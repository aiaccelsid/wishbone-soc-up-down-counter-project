==> flow/design.v <==
module wishbone_slave #(
    parameter WIDTH = 32
)(
    input  wire               clk,
    input  wire               rst_n,
    input  wire               wb_cyc_i,
    input  wire               wb_stb_i,
    input  wire               wb_we_i,
    input  wire  [3:0]        wb_sel_i,
    input  wire  [31:0]       wb_adr_i,
    input  wire  [31:0]       wb_dat_i,
    output reg   [31:0]       wb_dat_o,
    output reg                wb_ack_o,
    output reg                en,
    output reg                up_down,
    input  wire [WIDTH-1:0]   count
);
    localparam ADDR_CTRL  = 32'h0000_0000;   
    localparam ADDR_COUNT = 32'h0000_0004;   
    always @(posedge clk or negedge rst_n) begin
        if (!rst_n) begin
            wb_ack_o  <= 1'b0;
            en        <= 1'b0;
            up_down   <= 1'b1;
            wb_dat_o  <= 32'b0;
        end else begin
            wb_ack_o <= 1'b0;   
            if (wb_cyc_i && wb_stb_i && !wb_ack_o) begin
                wb_ack_o <= 1'b1;
                if (wb_we_i) begin   
                    case (wb_adr_i)
                        ADDR_CTRL: begin
                            en      <= wb_dat_i[0];
                            up_down <= wb_dat_i[1];
                        end
                        default: ;  
                    endcase
                end else begin   
                    case (wb_adr_i)
                        ADDR_CTRL:  wb_dat_o <= {30'b0, up_down, en};
                        ADDR_COUNT: wb_dat_o <= count;
                        default:    wb_dat_o <= 32'hDEAD_BEEF;   
                    endcase
                end
            end
        end
    end
endmodule
# Tool chain data of wishbone_slave
# What the tools print for wishbone_slave, step after step.
# Line numbers count from 1 in the design file above.
# Operators: Yosys type, input widths -> output width; for muxes data width and select width s.
# A cell with - has no value.
dict set report inputs {
  top_module {wishbone_slave}
  clock {clk}
  lib {sky130hd}
  pvt_corner {tt_025C_1v80}
}

# Word level
# Source: Yosys, flattened and elaborated, memories not mapped. Widths are those after wreduce. Registers that Yosys merges into a memory's read port (data or address) are not register bits. Print and check cells do not count. Equal cells are merged and count once.
dict set report word_totals {
  mem_count 0
  output_inout_bits 35
  clocked_rd_ports_x_width 0
  ram_bits 0
  word_cells 14
  latchBits 0
  regBits 35
  inputBits 105
  romBits 0
}
dict set report classes {
  div_mod_pow 0
  n_reduce_logical 6
  equal 1
  n_shift 0
  cmp 0
  logic 1
  mul 0
  n_mux 2
  add_sub_neg 0
}
# cell count
set op_table {}
lappend op_table {{$pmux 32 s2} 1}
lappend op_table {{$eq 32x3->1 const B} 1}
lappend op_table {{$logic_not 32->1} 1}
lappend op_table {{$reduce_and 3->1} 1}
lappend op_table {{$logic_and 1x1->1} 2}
lappend op_table {{$reduce_and 2->1} 1}
lappend op_table {{$not 1->1} 1}
lappend op_table {{$logic_not 1->1} 1}
lappend op_table {{$mux 1} 1}

# Longest topological paths
# Yosys ltp: most cells in a row. Word level: on the elaborated netlist, between registers, memories and ports. Mapped: between sequential cells and ports; inverters and the memories' decode and read muxes count.
dict set report logic_depth {
  ltp_word 3
  ABC_AREA 0
  depth_mapped 7
  depth_no_buf 4
}

# Netlist
# The flow's flattened synthesis, as Yosys stat reports it; memories are mapped. The netlist is that of the ABC_AREA named above (0 if unset); the other value can give another one.
dict set report synth_totals {
  n_buf 14
  ff_cells 35
  mapped_cells 154
  sequential_area_um2 877.1
  area_um2 1607.8
}
# cell_type count type_area_um2
set types {}
lappend types {sky130_fd_sc_hd__dfrtp_1 34 850.816}
lappend types {sky130_fd_sc_hd__a31oi_1 24 150.144}
lappend types {sky130_fd_sc_hd__nor2_1 24 90.086}
lappend types {sky130_fd_sc_hd__nand2_1 22 82.579}
lappend types {sky130_fd_sc_hd__a41o_1 8 80.077}
lappend types {sky130_fd_sc_hd__nor2b_1 8 50.048}
lappend types {sky130_fd_sc_hd__nor4_2 4 50.048}
lappend types {sky130_fd_sc_hd__buf_6 4 45.043}
lappend types {sky130_fd_sc_hd__dfstp_2 1 26.275}
lappend types {sky130_fd_sc_hd__buf_4 3 22.522}
lappend types {sky130_fd_sc_hd__mux2_1 2 22.522}
lappend types {sky130_fd_sc_hd__mux2i_1 2 20.019}
lappend types {sky130_fd_sc_hd__nor4_1 3 18.768}
lappend types {sky130_fd_sc_hd__buf_2 3 15.014}
lappend types {sky130_fd_sc_hd__clkbuf_1 4 15.014}
lappend types {sky130_fd_sc_hd__nand4_2 1 12.512}
lappend types {sky130_fd_sc_hd__nor2_4 1 11.261}
lappend types {sky130_fd_sc_hd__nor3_2 1 10.01}
# Not listed: further types 5, cells in them 5.

# Path before layout
# OpenSTA on the mapped netlist: ideal clock, no wires. The path of least setup slack (recovery checks aside). Input and output delay are each 20% of the period. Register names are those of the netlist, which keeps one name where synthesis merged equal registers.
dict set report synth_timing {
  path_kind {input port to flip-flop}
  from {input port wb_adr_i[4]}
  to {register en}
  path_stages 4
  n_path_buf 0
  delay_ps 1143
  setup_slack_ps 114
  input_delay_ps 314
  arrival_ps 1329
  launch_ps 314
  clock_period_ps 1570
  required_time_ps 1442
  setup_time_ps 128
  synth_period_reached_ps 1456
}
# "delay_ps" = arrival - input delay + setup time.
# "path_stages" counts driving pins, that of a launching flip-flop among them; a cell with two outputs on the path counts twice.
# "synth_period_reached_ps" is the clock period less the worst setup slack; recovery checks do not enter. This is arithmetic on one report: input and output delays are still those of the set period (20% each).
# The rows between start and end are the longest chain of elaborated cells between them; the timing report does not say that the signal goes this way. Where chains are equally long, one stands for them.
# A line is the first line of the expression or statement that the cell stems from. Yosys adds cells for indexed reads and writes and turns some case tables into memories.
dict set report synth_via {
  cell_sequence {sky130_fd_sc_hd__nor4_2 > sky130_fd_sc_hd__nand4_2 > sky130_fd_sc_hd__nor3_2 > sky130_fd_sc_hd__mux2_1}
  elab_chain_len 2
  cone_cells 2
  cone_classes {reduce/logical: 2}
}
# item line
set synth_rtl {}
lappend synth_rtl {{start: declaration} 10} ;# input  wire  [31:0]       wb_adr_i,
lappend synth_rtl {{$logic_not 32->1} 31} ;# case (wb_adr_i)
lappend synth_rtl {{$reduce_and 3->1} -}
lappend synth_rtl {{end: assignment} 23} ;# en        <= 1'b0;
lappend synth_rtl {{end: assignment} 33} ;# en      <= wb_dat_i[0];
lappend synth_rtl {{end: declaration} 14} ;# output reg                en,

==> results <==
Design wishbone_slave on sky130hd. What follows are 2 stored runs of the flow, each under its own settings; their order means nothing. The constraints put input and output delay at 20% of the set period each and load the outputs with 0.01 pF.

# run A
==> flow/run.sh <==
#!/bin/bash
# the make line also repeats the synthesis and layout settings of config.mk as NAME=value (left out here)
make -C /OpenROAD-flow-scripts/flow DESIGN_CONFIG=/design/flow/config.mk WORK_HOME=/design/flow/orfs CLKGATE_MAP_FILE= finish
==> flow/config.mk <==
export PLATFORM = sky130hd
export DESIGN_NAME = wishbone_slave
export DESIGN_NICKNAME = wishbone_slave
export VERILOG_FILES = /design/flow/design.v
export SDC_FILE = /design/flow/constraint.sdc
export NUM_CORES = 4
export LEC_CHECK = 0
export CAP_MARGIN = 20
export CORE_MARGIN = 2
export CORE_UTILIZATION = 61
export SLEW_MARGIN = 20
==> flow/constraint.sdc <==
create_clock -name core_clock -period 1.43 [get_ports {clk}]
set_input_delay 0.2860 -clock core_clock [delete_from_list [all_inputs] [get_ports {clk}]]
set_output_delay 0.2860 -clock core_clock [all_outputs]
set_load 0.01 [all_outputs]

==> run A: results <==
outcome="not finished: placement ended with error GPL-0301"

# run B
==> flow/run.sh <==
#!/bin/bash
# the make line also repeats the synthesis and layout settings of config.mk as NAME=value (left out here)
make -C /OpenROAD-flow-scripts/flow DESIGN_CONFIG=/design/flow/config.mk WORK_HOME=/design/flow/orfs CLKGATE_MAP_FILE= finish
==> flow/config.mk <==
export PLATFORM = sky130hd
export DESIGN_NAME = wishbone_slave
export DESIGN_NICKNAME = wishbone_slave
export VERILOG_FILES = /design/flow/design.v
export SDC_FILE = /design/flow/constraint.sdc
export NUM_CORES = 4
export LEC_CHECK = 0
export ABC_AREA = 1
export CAP_MARGIN = 20
export CELL_PAD_IN_SITES_GLOBAL_PLACEMENT = 1
export CORE_MARGIN = 2
export CORE_UTILIZATION = 50
export CTS_CLUSTER_SIZE = 39
export GPL_TIMING_DRIVEN = 0
export MIN_ROUTING_LAYER = met2
export PLACE_DENSITY = 0.44
export SETUP_SLACK_MARGIN = 0.63
export SLEW_MARGIN = 20
==> flow/constraint.sdc <==
create_clock -name core_clock -period 2.31 [get_ports {clk}]
set_input_delay 0.4620 -clock core_clock [delete_from_list [all_inputs] [get_ports {clk}]]
set_output_delay 0.4620 -clock core_clock [all_outputs]
set_load 0.01 [all_outputs]

==> run B: results <==
outcome="not finished: placement ended with error GPL-0301"
